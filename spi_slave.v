==> flow/design.v <==
module spi_slave(
	input wire clk,
	input wire CS,
	input wire SCK,
	input wire MOSI,
	output reg MISO,
	output reg busy, 
	input wire[31:0] data_to_out,
	output reg[31:0] data_had_receive);
reg [1:0] state;
parameter IDLE = 2'b00;
parameter TRANS = 2'b01;
parameter WAIT = 2'b10;
reg [1:0]CS_buf;
wire CS_falling_flag;
wire CS_rising_flag;
always@(posedge clk)
begin
	CS_buf[1] <= CS_buf[0];
	CS_buf[0] <= CS;
end
assign CS_falling_flag = CS_buf[1] &(~CS_buf[0]);
assign CS_rising_flag = (~CS_buf[1]) & CS_buf[0];
reg [1:0]SCK_buf;
wire SCK_falling_flag;
wire SCK_rising_flag;
always@(posedge clk)
begin  
     SCK_buf[1] <= SCK_buf[0];
	  SCK_buf[0] <= SCK;
end
assign SCK_falling_flag = SCK_buf[1]&(~SCK_buf[0]);
assign SCK_rising_flag = (~SCK_buf[1])&SCK_buf[0];
reg [5:0]count;
always@(posedge clk)
begin
	case(state)
		IDLE:begin
				 if(CS_falling_flag==1) state <= TRANS;
			  end
		TRANS:begin
					if(count == 6'b100000) state <= WAIT;  
					else if (CS_rising_flag==1) state <= IDLE;  
				end
		WAIT:begin
				 if (CS_rising_flag) state <= IDLE;
			  end
	endcase
end
always@(posedge clk)
begin
	case(state)
		IDLE: count<=6'b0;
		TRANS:begin
					if(SCK_rising_flag == 1) count <= count + 6'b1;
				end
	endcase
end
always@(posedge clk)
begin
	if ((state == TRANS)&&(SCK_falling_flag == 1))
	begin
		case(count)
			6'b000000: MISO <= data_to_out[31];
			6'b000001: MISO <= data_to_out[30];
			6'b000010: MISO <= data_to_out[29];
			6'b000011: MISO <= data_to_out[28];
			6'b000100: MISO <= data_to_out[27];
			6'b000101: MISO <= data_to_out[26];
			6'b000110: MISO <= data_to_out[25];
			6'b000111: MISO <= data_to_out[24];
			6'b001000: MISO <= data_to_out[23];
			6'b001001: MISO <= data_to_out[22];
			6'b001010: MISO <= data_to_out[21];
			6'b001011: MISO <= data_to_out[20];
			6'b001100: MISO <= data_to_out[19];
			6'b001101: MISO <= data_to_out[18];
			6'b001110: MISO <= data_to_out[17];
			6'b001111: MISO <= data_to_out[16];
			6'b010000: MISO <= data_to_out[15];
			6'b010001: MISO <= data_to_out[14];
			6'b010010: MISO <= data_to_out[13];
			6'b010011: MISO <= data_to_out[12];
			6'b010100: MISO <= data_to_out[11];
			6'b010101: MISO <= data_to_out[10];
			6'b010110: MISO <= data_to_out[9];
			6'b010111: MISO <= data_to_out[8];
			6'b011000: MISO <= data_to_out[7];
			6'b011001: MISO <= data_to_out[6];
			6'b011010: MISO <= data_to_out[5];
			6'b011011: MISO <= data_to_out[4];
			6'b011100: MISO <= data_to_out[3];
			6'b011101: MISO <= data_to_out[2];
			6'b011110: MISO <= data_to_out[1];
			6'b011111: MISO <= data_to_out[0];
		endcase
	end
end
always@(posedge clk)
begin
	if ((state == TRANS)&&(SCK_rising_flag == 1))
	begin
		case(count)
			6'b000000: data_had_receive[31] <= MOSI;
			6'b000001: data_had_receive[30] <= MOSI;
			6'b000010: data_had_receive[29] <= MOSI;
			6'b000011: data_had_receive[28] <= MOSI;
			6'b000100: data_had_receive[27] <= MOSI;
			6'b000101: data_had_receive[26] <= MOSI;
			6'b000110: data_had_receive[25] <= MOSI;
			6'b000111: data_had_receive[24] <= MOSI;
			6'b001000: data_had_receive[23] <= MOSI;
			6'b001001: data_had_receive[22] <= MOSI;
			6'b001010: data_had_receive[21] <= MOSI;
			6'b001011: data_had_receive[20] <= MOSI;
			6'b001100: data_had_receive[19] <= MOSI;
			6'b001101: data_had_receive[18] <= MOSI;
			6'b001110: data_had_receive[17] <= MOSI;
			6'b001111: data_had_receive[16] <= MOSI;
			6'b010000: data_had_receive[15] <= MOSI;
			6'b010001: data_had_receive[14] <= MOSI;
			6'b010010: data_had_receive[13] <= MOSI;
			6'b010011: data_had_receive[12] <= MOSI;
			6'b010100: data_had_receive[11] <= MOSI;
			6'b010101: data_had_receive[10] <= MOSI;
			6'b010110: data_had_receive[9] <= MOSI;
			6'b010111: data_had_receive[8] <= MOSI;
			6'b011000: data_had_receive[7] <= MOSI;
			6'b011001: data_had_receive[6] <= MOSI;
			6'b011010: data_had_receive[5] <= MOSI;
			6'b011011: data_had_receive[4] <= MOSI;
			6'b011100: data_had_receive[3] <= MOSI;
			6'b011101: data_had_receive[2] <= MOSI;
			6'b011110: data_had_receive[1] <= MOSI;
			6'b011111: data_had_receive[0] <= MOSI;
		endcase
	end
end
always@(posedge clk)
begin
	case(state)
		IDLE: busy <= 0;
		TRANS: busy <= 1;
		WAIT: busy <= 0;
	endcase
end
endmodule
# == Tool chain data of spi_slave ==
# Tool output for the design above, in the order of the flow.
# Lines are those of the file above, counted from 1.
# The mark - stands for no value.
# inputs
design,spi_slave
clock_port,clk
cell_library,sky130hd
lib_corner,tt_025C_1v80

# == After elaboration ==
# Counts by Yosys on the flattened word-level netlist (proc, flatten, opt, wreduce; memories kept). Register bits leave out memories and registers merged into their read ports (data or address). Print and check cells are left out. Cells with the same type and inputs are merged into one.
# bits
reg_bits,46
latch_bits,0
mem_bits_rw,0
romBits,0
clocked_rd_ports_x_width,0
n_memories,0
in_bits,36
out_inout_bits,34
word_cells,135
# classes
add_sub_neg,1
multipliers,0
n_div,0
compare,0
eq_ne,36
shift,0
muxes,8
n_logic,8
n_reduce_logical,44
# ops
op,count
6-bit by 5-bit == test with 1-bit output with constant B,16
2-bit AND reduction,35
6-bit by 4-bit == test with 1-bit output with constant B,8
32-bit nonzero test,1
1-bit parallel mux with 32-bit select,1
6-bit by 3-bit == test with 1-bit output with constant B,4
6-bit by 2-bit == test with 1-bit output with constant B,2
6-bit parallel mux with 2-bit select,1
6-bit by 1-bit adder with 6-bit output with constant B,1
6-bit by 1-bit == test with 1-bit output with constant B,1
6-bit == test with constant B,1
6-bit logical NOT,1
2-bit parallel mux with 3-bit select,1
6-bit two-way mux,1
2-bit two-way mux,3
1-bit bitwise AND,4
1-bit inverter,4
2-bit inequality test with constant B,2
2-bit nonzero test,2
3-bit nonzero test,1
1-bit logical AND,2
2-bit by 1-bit == test with 1-bit output with constant B,1
2-bit == test with constant B,1
2-bit logical NOT,1
2-bit OR reduction,1
1-bit parallel mux with 2-bit select,1

# == Longest topological paths ==
# Depth = most cells in a row (Yosys ltp): at word level without a register or memory, in the mapped netlist without a sequential cell, where the memories' decode and read muxes count.
# depth
depth_word,5
abc_area,0
ltp_mapped,9
depth_no_buf,8

# == Mapped cells and area ==
# Yosys stat after the flow's synthesis: flattened, memories mapped to cells. It holds for the ABC_AREA given above (unset counts as 0); a run with the other value may have another netlist.
# mapped
stdcells,221
mapped_area_um2,2356.0
seq_area_um2,1341.3
ffs,47
n_buf,12
# types
type,count,type_area_um2
sky130_fd_sc_hd__edfxtp_1,40,1.2E+03
sky130_fd_sc_hd__dfxtp_1,7,140.134
sky130_fd_sc_hd__nor2_1,34,127.622
sky130_fd_sc_hd__nand2_1,18,67.565
sky130_fd_sc_hd__mux2i_1,6,60.058
sky130_fd_sc_hd__ha_1,4,50.048
sky130_fd_sc_hd__nand3_1,10,50.048
sky130_fd_sc_hd__a21oi_1,8,40.038
sky130_fd_sc_hd__and3_1,6,37.536
sky130_fd_sc_hd__or3_1,6,37.536
sky130_fd_sc_hd__nor3_1,7,35.034
sky130_fd_sc_hd__nand4_1,5,31.28
sky130_fd_sc_hd__nor2b_1,5,31.28
sky130_fd_sc_hd__clkbuf_1,8,30.029
sky130_fd_sc_hd__inv_1,7,26.275
sky130_fd_sc_hd__xnor2_1,3,26.275
sky130_fd_sc_hd__mux2_2,2,22.522
sky130_fd_sc_hd__nand3b_1,3,22.522
# Not listed: further types 30, cells in them 42.

# == Worst setup path after synthesis ==
# Source: OpenSTA report_checks on the synthesized netlist (no wires, ideal clock, input and output delay 20% of the period each), path of least setup slack; recovery checks are left aside. Register names are those of the netlist, which keeps one name where synthesis merged equal registers.
# synth_timing
kind,input to register
start,in data_to_out[23]
end,reg MISO
period_ns,4.2
in_delay_ns,0.840
setup_ns,0.260
t_first_pin_ns,0.840
arrival_time_ns,2.484
required_time_ns,3.940
slack_ns,1.456
path_delay_ns,1.904
driving_pins,6
path_buffers,0
synth_period_reached_ns,2.744
# "path_delay_ns" = arrival - input delay + setup time.
# "driving_pins": output pins that drive a net of the path, with the launching flip-flop's if there is one; two outputs of one cell count as two.
# "synth_period_reached_ns" = period - worst setup slack (recovery checks aside). The figure is calculated, with input and output delays left at 20% of the set period.
# Between the ends stands the longest chain of elaborated cells between them, by number of cells; it is not shown to be the way that was timed. Of several equally long chains one is given.
# A line is the first line of the expression or statement that the cell stems from. Yosys adds cells for indexed reads and writes and turns some case tables into memories.
# At most two assigning lines are given for a register; there are more.
# synth_between
cell_sequence,sky130_fd_sc_hd__mux2_4 > sky130_fd_sc_hd__nand4_1 > sky130_fd_sc_hd__nand4_1 > sky130_fd_sc_hd__or4_1 > sky130_fd_sc_hd__or4b_1 > sky130_fd_sc_hd__mux2_2
elab_chain_cells,1
cone_cells,1
cone_lines,1
cone_classes,mux: 1
# synth_lines
item,line_no,rtl
"start, declared",8,"input wire[31:0] data_to_out,"
1-bit parallel mux with 32-bit select,63,case(count)
"end, assigned",64,6'b000000: MISO <= data_to_out[31];
"end, assigned",65,6'b000001: MISO <= data_to_out[30];
"end, declared",6,"output reg MISO,"

# == Path in the finished layout ==
# Path of least setup slack in the final report of flow run A (OpenROAD, finished layout, wires in). Where an end is a register, its clock arrival counts in the times.
# layout_timing
kind,input to register
start,in data_to_out[23]
end,reg MISO
period_ns,4.9
in_delay_ns,0.98
setup_ns,0.24
t_first_pin_ns,0.98
arrival_time_ns,3.16
required_time_ns,4.95
slack_ns,1.78
driving_pins,7
path_buffers,1
# Between the ends stands the longest chain of elaborated cells between them, by number of cells; it is not shown to be the way that was timed. Of several equally long chains one is given.
# At most two assigning lines are given for a register; there are more.
# layout_between
cell_sequence,sky130_fd_sc_hd__clkdlybuf4s50_1 > sky130_fd_sc_hd__mux2_4 > sky130_fd_sc_hd__nand4_1 > sky130_fd_sc_hd__nand4_1 > sky130_fd_sc_hd__or4_1 > sky130_fd_sc_hd__or4b_1 > sky130_fd_sc_hd__mux2_2
elab_chain_cells,1
cone_cells,1
cone_lines,1
cone_classes,mux: 1
# layout_lines
item,line_no,rtl
"start, declared",8,"input wire[31:0] data_to_out,"
1-bit parallel mux with 32-bit select,63,case(count)
"end, assigned",64,6'b000000: MISO <= data_to_out[31];
"end, assigned",65,6'b000001: MISO <= data_to_out[30];
"end, declared",6,"output reg MISO,"

# 2 stored runs of spi_slave in the flow (synthesis by Yosys, layout by OpenROAD, sky130hd cells), in arbitrary order. Constraints: input delay and output delay 20% of the set period each, output load 0.01 pF.
# "achievedPeriod_ns" = clock period - worst setup slack. The figure is calculated, with input and output delays left at 20% of the set period.
# Settings: - = not set for that run.
# A result given as - is not shown for that run.
stored run,period_ns,CORE_UTILIZATION,SETUP_SLACK_MARGIN,PLACE_DENSITY_LB_ADDON,CORE_MARGIN,CELL_PAD_IN_SITES_GLOBAL_PLACEMENT,TNS_END_PERCENT,GPL_ROUTABILITY_DRIVEN,CTS_CLUSTER_SIZE,CTS_CLUSTER_DIAMETER,CAP_MARGIN,SLEW_MARGIN,MAX_ROUTING_LAYER,PLACE_DENSITY,CELL_PAD_IN_SITES_DETAIL_PLACEMENT,ABC_AREA,final_stdcell_area_um2,design_die_area_um2,achievedPeriod_ns,setupTns_ns,ws_hold_ns,ws_setup_ns,synthArea_um2
flow run A,4.9,15,0.57,0.21,10,3,65,0,72,300,30,15,met5,-,-,-,3460.8,21119.4,3.116,0.000,0.381,1.784,2356.0
flow run B,2.28,59,-0.14,-,2,0,-,1,82,48,20,20,-,0.42,2,1,-,-,-,-,-,-,-
# Flow run B: no results, placement failed with DPL-0033
